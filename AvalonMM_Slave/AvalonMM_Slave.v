==> flow/design.v <==
module AvalonMM_Slave(
  input wire reset,
  input wire clk,
  input wire[3:0] address,
  input wire read,
  output reg[31:0] readdata,
  input wire write,
  input wire [31:0] writedata
);
reg [31:0] Mem [3:0];
always@(posedge clk,posedge reset) begin
  if (reset) begin
  end
  else begin
    if (write) begin
      Mem[address] <= writedata;
    end
  end
end
always@(posedge clk,posedge reset) begin
  if (reset) begin
  end
  else begin
    if (read) begin
      readdata <= Mem[address];
    end
  end
end
endmodule
# ---- Reports on AvalonMM_Slave
# The steps from the RTL of AvalonMM_Slave to its reports follow in flow order.
# Lines are those of the file above, counted from 1.
# Operators carry their Yosys type and port widths (W data, S select, Z words).
# Library cell names are shortened.
# A cell with - has no value.
dict set report inputs {
  top {AvalonMM_Slave}
  clock_port {clk}
  lib {sky130hd}
  corner {tt_025C_1v80}
}

# ---- Word-level counts
# Source: Yosys, flattened and elaborated. Widths are those after wreduce. Registers that Yosys merges into a memory's read port (data or address) are not register bits. Print and check cells do not count. Equal cells are merged and count once.
dict set report word_totals {
  romBits 0
  ram_bits 0
  latchBits 0
  in_bits 40
  mem_count 0
  output_inout_bits 32
  wordCells 16
  reg_bits 160
  clocked_rd_ports_x_width 0
}
dict set report classes {
  n_logic 1
  mul 0
  eq_ne 3
  n_addsub 0
  div_mod_pow 0
  reduce_logical 6
  n_mux 1
  shifts 0
  cmp 0
}
# op n
set ops {}
lappend ops {{$pmux W32 S4} 1}
lappend ops {{$reduce_and A3 Y1} 4}
lappend ops {{$eq A2 B2 Y1 const B} 2}
lappend ops {{$eq A2 B1 Y1 const B} 1}
lappend ops {{$logic_not A2 Y1} 1}
lappend ops {{$reduce_and A2 Y1} 1}
lappend ops {{$not A1 Y1} 1}

# ---- Depth
# Yosys ltp: most cells in a row. Word level: on the elaborated netlist, between registers, memories and ports. Mapped: between sequential cells and ports; inverters and the memories' decode and read muxes count.
dict set report logic_depth {
  ltp_word 2
  ABC_AREA 0
  depth_mapped 3
}

# ---- Synthesis result
# Yosys stat after the flow's synthesis: flattened, memories mapped to cells. It holds for the ABC_AREA given above (unset counts as 0); a run with the other value may have another netlist.
# cell_type n
set by_type {}
lappend by_type {edfxtp_1 160}
lappend by_type {mux4_2 28}
lappend by_type {mux4_1 4}
lappend by_type {buf_12 2}
lappend by_type {buf_6 2}
lappend by_type {buf_2 4}
lappend by_type {nor4bb_1 2}
lappend by_type {and4b_1 1}
lappend by_type {nor4b_1 1}
lappend by_type {nor2b_1 1}
dict set report mapped {
  buf_cells 8
  synth_area_um2 5667.9
  ffs 160
  mapped_cells 205
  sequential_area_um2 4804.6
}

# ---- Worst setup path after synthesis
# Path of least setup slack by OpenSTA after synthesis, without wires, with an ideal clock, recovery checks aside; 20% of the period is set as input and as output delay. Where synthesis merged equal registers, the netlist keeps one of their names.
dict set report synth_path {
  path_kind {input-to-reg}
  from {in address[1]}
  to {reg Mem[0][0]}
  path_delay_ns 4.245
  arrival_time_ns 4.709
  in_delay_ns 0.978
  clock_period_ns 4.89
  t_required_ns 4.376
  driving_pins 3
  n_path_buf 2
  path_slack_ns -0.334
  setup_ns 0.514
  synth_period_reached_ns 5.224
}
# "path_delay_ns" is the arrival time less input delay plus setup time.
# "driving_pins": output pins that drive a net of the path, with the launching flip-flop's if there is one; two outputs of one cell count as two.
# "synth_period_reached_ns" is the clock period less the worst setup slack; recovery checks do not enter. This is arithmetic on one report: input and output delays are still those of the set period (20% each).
# Between the ends stands the longest chain of elaborated cells between them, by number of cells; it is not shown to be the way that was timed. Of several equally long chains one is given.
# Each line given opens the expression or statement behind the cell; cells for indexed reads and writes are added by Yosys, which also makes memories of some case tables.
dict set report synth_between {
  cell_sequence {buf_2 -> buf_2 -> nor4b_1}
  elab_chain_cells 2
  cone_cells 2
  classes_between {reduce/logical (2)}
}
# element line
set synth_rtl {}
lappend synth_rtl {{start: declaration} 4} ;# input wire[3:0] address,
lappend synth_rtl {{$logic_not A2 Y1} 16} ;# Mem[address] <= writedata;
lappend synth_rtl {{$reduce_and A3 Y1} -}
lappend synth_rtl {{end: assignment} 16}
lappend synth_rtl {{end: declaration} 10} ;# reg [31:0] Mem [3:0];

# ---- Path in the finished layout
# From the final timing report of run A: the path of least setup slack in the routed layout; clock arrival at registers is part of the times.
dict set report layout_path {
  path_kind {input-to-reg}
  from {in reset}
  to {reg Mem[3][5]}
  setup_ns 0.36
  arrival_time_ns 2.46
  clock_period_ns 4.89
  n_path_buf 1
  in_delay_ns 0.98
  path_slack_ns 2.48
  t_required_ns 4.94
  driving_pins 2
}
# Between the ends stands the longest chain of elaborated cells between them, by number of cells; it is not shown to be the way that was timed. Of several equally long chains one is given.
dict set report layout_between {
  cell_sequence {clkdlybuf4s50_1 -> and4b_4}
  elab_chain_cells 2
  cone_cells 2
  classes_between {logic (1); reduce/logical (1)}
}
# element line
set layout_rtl {}
lappend layout_rtl {{start: declaration} 2} ;# input wire reset,
lappend layout_rtl {{$not A1 Y1} -}
lappend layout_rtl {{$reduce_and A3 Y1} -}
lappend layout_rtl {{end: assignment} 16} ;# Mem[address] <= writedata;
lappend layout_rtl {{end: declaration} 10} ;# reg [31:0] Mem [3:0];

# Below are 2 stored runs of the flow (Yosys, OpenROAD; platform sky130hd) on AvalonMM_Slave, each with its settings and what was measured, unordered. Constraints: input delay and output delay 20% of the set period each, output load 0.01 pF.
# By "clock_period_reached_ns" is meant the clock period of the run minus its worst setup slack. This is arithmetic on one report: input and output delays are still those of the set period (20% each).
run="run A" settings period_ns=4.89 CORE_UTILIZATION=48 PLACE_DENSITY=0.81 CORE_ASPECT_RATIO=0.51 CORE_MARGIN=4 CTS_CLUSTER_DIAMETER=108 CAP_MARGIN=10 SLEW_MARGIN=35 MIN_ROUTING_LAYER="met2"
run="run A" results timing.setup.ws_ns=2.481 setup_tns_ns=0.000 clock_period_reached_ns=2.409 worst_hold_slack_ns=0.615 cell_area_final_um2=7144.4 final_die_area_um2=13710.5 ys_area_um2=5667.9
run="run B" settings period_ns=3.38 CORE_UTILIZATION=31 PLACE_DENSITY_LB_ADDON=0.14 CORE_ASPECT_RATIO=1.76 CORE_MARGIN=10 CELL_PAD_IN_SITES_DETAIL_PLACEMENT=2 ABC_AREA=0 CTS_CLUSTER_DIAMETER=304 CAP_MARGIN=0 SLEW_MARGIN=5 MAX_ROUTING_LAYER="met5"
run="run B" results final_die_area_um2=24310.0 setup_tns_ns=0.000 clock_period_reached_ns=2.102 timing.setup.ws_ns=1.278 ys_area_um2=5667.9 cell_area_final_um2=7327.0 worst_hold_slack_ns=0.630
