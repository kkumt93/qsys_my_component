==> flow/design.v <==
module median_1x9(
	input wire 			clk,
	input wire          reset,
	input wire       	Cam_enable_in,
	output wire         Cam_enable_out,
	input wire  [9:0]  	CamHsync_count_in,
	output wire [9:0]	CamHsync_count_out,
	input wire  [10:0] 	CamPix_count_in,
	output wire [10:0] 	CamPix_count_out,
	input wire 	[15:0]	data_in,
	output wire	[15:0]	data_out
	);
	reg  [8:0]   Cam_enable_delay;
	reg  [8:0] 	 data_delay; 
	reg  [89:0]  CamHsync_count_delay;
	reg  [98:0]  CamPix_count_delay;
	always @(negedge clk or posedge reset) begin
		if (reset ==1) begin
			Cam_enable_delay <= 0;
		end	else begin
			Cam_enable_delay <= {Cam_enable_in,Cam_enable_delay[8:1]};
		end
	end
	always @(negedge clk or posedge reset) begin
		if (reset == 1) begin
			CamHsync_count_delay <= 0;
		end	else begin
			CamHsync_count_delay <= {CamHsync_count_in,CamHsync_count_delay[89:10]};
		end
	end
	always @(negedge clk or posedge reset) begin
		if (reset ==1) begin
			CamPix_count_delay <= 0;
		end else begin
			CamPix_count_delay <= {CamPix_count_in,CamPix_count_delay[98:11]};			
		end
	end
	always @(negedge clk or posedge reset) begin
		if (reset == 1) begin
			data_delay <= 0;
		end else begin
			data_delay <= {data_in[15],data_delay[8:1]};
		end 
	end
	assign data_out = (data_delay[8]+data_delay[7]+data_delay[6]+data_delay[5]+data_delay[4]+data_delay[3]+data_delay[2]+data_delay[1]+data_delay[0] == 9) ? 16'hffff : 16'h0000;
	assign Cam_enable_out = Cam_enable_delay[0];
	assign CamHsync_count_out = CamHsync_count_delay[9:0];
	assign CamPix_count_out = CamPix_count_delay[10:0];
endmodule
; ---- Reports on median_1x9
; What the tools print for median_1x9, step after step.
; Lines are those of the file above, counted from 1.
; Library cell names are shortened.
; A cell with - has no value.
[inputs]
design = median_1x9
clock = clk
lib = sky130hd
corner = tt_025C_1v80

; ---- Word level
; Yosys after proc, flatten, opt, wreduce and memory -nomap, before mapping. Enables and synchronous resets that opt folds into registers are not counted as muxes. Memory bits, and registers merged into a memory's read port (data or address), are not among the register bits. Print and check cells are not counted. Equal cells are merged and count once.
[word_totals]
ff_bits = 207
input_bits = 40
[op_classes]
add_sub_neg = 8
eq_ne = 1
muxes = 1
[ops]
columns = cell, count
row1 = 16-bit two-way mux, 1
row2 = 8-bit by 1-bit adder with 9-bit output, 1
row3 = 9-bit by 4-bit == test with 1-bit output with constant B, 1
row4 = 7-bit by 1-bit adder with 8-bit output, 1
row5 = 6-bit by 1-bit adder with 7-bit output, 1
row6 = 5-bit by 1-bit adder with 6-bit output, 1
row7 = 4-bit by 1-bit adder with 5-bit output, 1
row8 = 3-bit by 1-bit adder with 4-bit output, 1
row9 = 2-bit by 1-bit adder with 3-bit output, 1
row10 = 1-bit by 1-bit adder with 2-bit output, 1

; ---- Longest topological paths
; Yosys ltp: most cells in a row. Word level: on the elaborated netlist, between registers, memories and ports. Mapped: between sequential cells and ports; inverters and the memories' decode and read muxes count.
[logic_depth]
word_depth = 10
ABC_AREA = 0
ltp_mapped = 10

; ---- After synthesis
; Source: synth_stat.txt of the flow (Yosys; design flattened, memories mapped). It holds for the ABC_AREA given above (unset counts as 0); a run with the other value may have another netlist.
[mapped]
cells = 264
area_um2 = 5637.9
seq_area_um2 = 5180.0
flip_flops = 207
n_buf = 36
[types]
columns = cell_type, count
row1 = dfrtn_1, 207
row2 = buf_4, 36
row3 = fa_1, 5
row4 = inv_1, 11
row5 = ha_1, 2
row6 = o2111a_1, 1
row7 = nor2b_1, 1
row8 = nor2_1, 1

; Record of 2 stored runs of the RTL-to-layout flow on median_1x9, platform sky130hd. The runs are unordered. Constraints: input delay and output delay 20% of the set period each, output load 0.01 pF.

[run 1: settings]
period_ns = 8.47
CORE_UTILIZATION = 44
CORE_MARGIN = 2
GPL_TIMING_DRIVEN = 1
GPL_ROUTABILITY_DRIVEN = 0
CTS_CLUSTER_DIAMETER = 255
CAP_MARGIN = 20
SLEW_MARGIN = 20
MIN_ROUTING_LAYER = met2
[run 1: results]
die_footprint_um2 = 13734.7
worst_setup_slack_ns = -1.154
ys_area_um2 = 5637.9
finalCellArea_um2 = 6910.4
holdWs_ns = 0.288

[run 2: settings]
period_ns = 7.54
CAP_MARGIN = 20
CORE_MARGIN = 2
CORE_UTILIZATION = 40
SLEW_MARGIN = 20
[run 2: results]
holdWs_ns = 0.286
worst_setup_slack_ns = -1.569
finalCellArea_um2 = 7025.5
die_footprint_um2 = 15060.2
ys_area_um2 = 5637.9
